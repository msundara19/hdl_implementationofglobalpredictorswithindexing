==> flow/design.v <==
`timescale 1ns/1ps
module gpredict (
 input clk,
 input reset_n,  
 input [7:0] pc,  
 input actual_taken,  
 output reg pred_taken,  
 output reg [31:0] mispredict_count
);
 reg [3:0] ghr;
 reg [1:0] bht [0:15];
 integer i;
 reg [3:0] idx;
 always @(posedge clk or negedge reset_n) begin
 if (!reset_n) begin
 ghr <= 4'b0000;
 mispredict_count <= 32'd0;
 pred_taken <= 1'b0;
 for (i = 0; i < 16; i = i + 1)
 bht[i] <= 2'b01;  
 end
 else begin
 idx = pc[3:0];
 pred_taken <= bht[idx][1];
 if (bht[idx][1] != actual_taken)
 mispredict_count <= mispredict_count + 1;
 if (actual_taken) begin
 if (bht[idx] != 2'b11)
 bht[idx] <= bht[idx] + 1;
 end else begin
 if (bht[idx] != 2'b00)
 bht[idx] <= bht[idx] - 1;
 end
 ghr <= {ghr[2:0], actual_taken};
end
 end
endmodule
# Tool chain data of gpredict
# Tool output for the design above, in the order of the flow.
# Lines are those of the file above, counted from 1.
# Operators: Yosys type, input widths -> output width; for muxes data width and select width s.
# Library cell names are shortened.
# Not given: --
[setup]
top = "gpredict"
clk_port = "clk"
cell_library = "sky130hd"
pvt_corner = "tt_025C_1v80"

# After elaboration
# Yosys after proc, flatten, opt, wreduce and memory -nomap, before mapping. Print and check cells are not counted. Equal cells are merged and count once.
[bits]
reg_bits = 65
inputBits = 11
output_inout_bits = 33
elab_cells = 145
[classes]
add_sub_neg = 3
n_eq = 18
muxes = 87
reduce_and_logical = 19
[op_table]
columns = ["cell", "n"]
rows = [
  ["$mux 2", 86],
  ["$reduce_and 3->1", 16],
  ["$add 32x1->32 const B", 1],
  ["$eq 4x4->1 const B", 8],
  ["$pmux 2 s16", 1],
  ["$eq 4x3->1 const B", 4],
  ["$eq 4x2->1 const B", 2],
  ["$reduce_bool 2->1", 2],
  ["$eq 4x1->1 const B", 1],
  ["$logic_not 4->1", 1],
  ["$add 2x1->2 const B", 1],
  ["$sub 2x1->2 const B", 1],
  ["$ne 2x1->1 const B", 1],
  ["$ne 2x2->1 const B", 1],
  ["$ne 1x1->1", 1],
]

# Depth
# Yosys ltp: most cells in a row. Word level: on the elaborated netlist, between registers, memories and ports. Mapped: between sequential cells and ports; inverters and the memories' decode and read muxes count.
[logic_depth]
word_depth = 10
ABC_AREA = 0
mapped_depth = 11
ltp_nobuf = 7

# Netlist
# The flow's flattened synthesis, as Yosys stat reports it; memories are mapped. The netlist is that of the ABC_AREA named above (0 if unset); the other value can give another one.
[types]
columns = ["type", "n", "area_total_um2"]
rows = [
  ["dfrtp_1", 49, 1.23E+03],
  ["dfstp_2", 16, 420.403],
  ["o22ai_1", 45, 281.52],
  ["xnor2_1", 18, 157.651],
  ["nand2_1", 39, 146.39],
  ["xor2_1", 13, 113.859],
  ["a211oi_1", 15, 112.608],
  ["a21oi_1", 20, 100.096],
  ["a31oi_1", 16, 100.096],
  ["nor3_1", 20, 100.096],
  ["nor2_1", 26, 97.594],
  ["nand4_1", 13, 81.328],
  ["buf_2", 15, 75.072],
  ["and3_1", 8, 50.048],
  ["nand2b_1", 8, 50.048],
  ["nand3_1", 10, 50.048],
  ["xnor2_2", 3, 48.797],
  ["nor4b_2", 3, 45.043],
]
# Not listed: further types 32, cells in them 71.
[synth_totals]
cell_count = 408
mapped_area_um2 = 3793.6
seq_area_um2 = 1646.6
flip_flops = 65
buf_cells = 33

# Worst setup path after synthesis
# OpenSTA on the mapped netlist: ideal clock, no wires. The path of least setup slack (recovery checks aside). Input and output delay are each 20% of the period. Register names are those of the netlist, which keeps one name where synthesis merged equal registers.
[synth_path]
path_kind = "input to register"
start = "in pc[1]"
end = "reg mispredict_count[21]"
clock_period_ns = 3.73
in_delay_ns = 0.746
setup_ns = 0.079
t_first_pin_ns = 0.746
arrival_ns = 2.674
required_ns = 3.651
path_slack_ns = 0.977
path_delay_ns = 2.007
stages = 10
path_buffers = 3
period_less_setup_slack_ns = 2.753
# "path_delay_ns" is the arrival time less input delay plus setup time.
# "stages": output pins that drive a net of the path, with the launching flip-flop's if there is one; two outputs of one cell count as two.
# "period_less_setup_slack_ns" = period - worst setup slack (recovery checks aside). The figure is calculated, with input and output delays left at 20% of the set period.
# Between the ends stands the longest chain of elaborated cells between them, by number of cells; it is not shown to be the way that was timed. Of several equally long chains one is given.
# Each line given opens the expression or statement behind the cell; cells for indexed reads and writes are added by Yosys, which also makes memories of some case tables.
[synth_via]
cell_sequence = "buf_2 -> and2_1 -> buf_4 -> and3b_1 -> o32ai_2 -> a31oi_4 -> xnor2_2 -> buf_6 -> nor4_4 -> xor2_1"
elab_chain_cells = 3
cells_between = 18
cone_classes = "16 x eq/ne; 1 x mux; 1 x reduce/logical"
[synth_rtl]
columns = ["element", "line", "rtl"]
rows = [
  ["start: declaration", 5, "input [7:0] pc,"],
  ["$eq 4x4->1", 25, "if (bht[idx][1] != actual_taken)"],
  ["$pmux 2 s16", 25, ""],
  ["$ne 1x1->1", 25, ""],
  ["end: assignment", 17, "mispredict_count <= 32'd0;"],
  ["end: assignment", 26, "mispredict_count <= mispredict_count + 1;"],
  ["end: declaration", 8, "output reg [31:0] mispredict_count"],
]

# Worst path after layout
# From the final timing report of stored run 1: the path of least setup slack in the routed layout; clock arrival at registers is part of the times.
[layout_path]
path_kind = "register to register"
start = "reg mispredict_count[8]"
end = "reg mispredict_count[31]"
clock_period_ns = 2.79
setup_ns = 0.07
t_first_pin_ns = 0.34
arrival_ns = 2.86
required_ns = 3.06
path_slack_ns = 0.20
stages = 9
path_buffers = 1
# Between the ends stands the longest chain of elaborated cells between them, by number of cells; it is not shown to be the way that was timed. Of several equally long chains one is given.
[layout_via]
cell_sequence = "dfrtp_1 -> and4_1 -> nand4_1 -> or4_1 -> nor2_1 -> nand2_1 -> nor4b_1 -> buf_4 -> xor2_1"
elab_chain_cells = 1
cells_between = 1
cone_lines = 1
cone_classes = "1 x add/sub"
[layout_rtl]
columns = ["element", "line", "rtl"]
rows = [
  ["start: declaration", 8, "output reg [31:0] mispredict_count"],
  ["start: assignment", 17, "mispredict_count <= 32'd0;"],
  ["start: assignment", 26, "mispredict_count <= mispredict_count + 1;"],
  ["$add 32x1->32", 26, ""],
  ["end: assignment", 17, ""],
  ["end: assignment", 26, ""],
  ["end: declaration", 8, ""],
]

# gpredict through Yosys and OpenROAD on sky130hd: 2 stored runs, unordered, with their settings and measured results. The constraints put input and output delay at 20% of the set period each and load the outputs with 0.01 pF.
# "achieved_period_ns" means the clock period less the worst setup slack. The figure is calculated, with input and output delays left at 20% of the set period.
# "power_total_uw" rests on the timing tool's default activity at the inputs, not on a simulated workload.

[[run]]
name = "stored run 1"
[run.settings]
period_ns = 2.79
CORE_UTILIZATION = 15
PLACE_DENSITY_LB_ADDON = 0.18
CORE_ASPECT_RATIO = 0.54
CORE_MARGIN = 4
ABC_AREA = 0
CTS_CLUSTER_DIAMETER = 338
CAP_MARGIN = 20
SLEW_MARGIN = 20
[run.results]
power_total_uw = 4218
finish.stdcell_area_um2 = 5422.7
worst_setup_slack_ns = 0.197
die_area_um2 = 28021.6
yosys_chip_area_um2 = 3793.6
tns_ns = 0.000
achieved_period_ns = 2.593

[[run]]
name = "stored run 2"
[run.settings]
period_ns = 3.56
CORE_UTILIZATION = 25
SETUP_SLACK_MARGIN = 0.16
PLACE_DENSITY_LB_ADDON = 0.09
CORE_MARGIN = 5
CELL_PAD_IN_SITES_DETAIL_PLACEMENT = 2
ABC_AREA = 1
GPL_TIMING_DRIVEN = 0
GPL_ROUTABILITY_DRIVEN = 0
MAX_ROUTING_LAYER = "met4"
CAP_MARGIN = 20
SLEW_MARGIN = 20
[run.results]
power_total_uw = 3198
finish.stdcell_area_um2 = 4897.2
worst_setup_slack_ns = 0.599
die_area_um2 = 18268.2
yosys_chip_area_um2 = 3916.3
tns_ns = 0.000
achieved_period_ns = 2.961
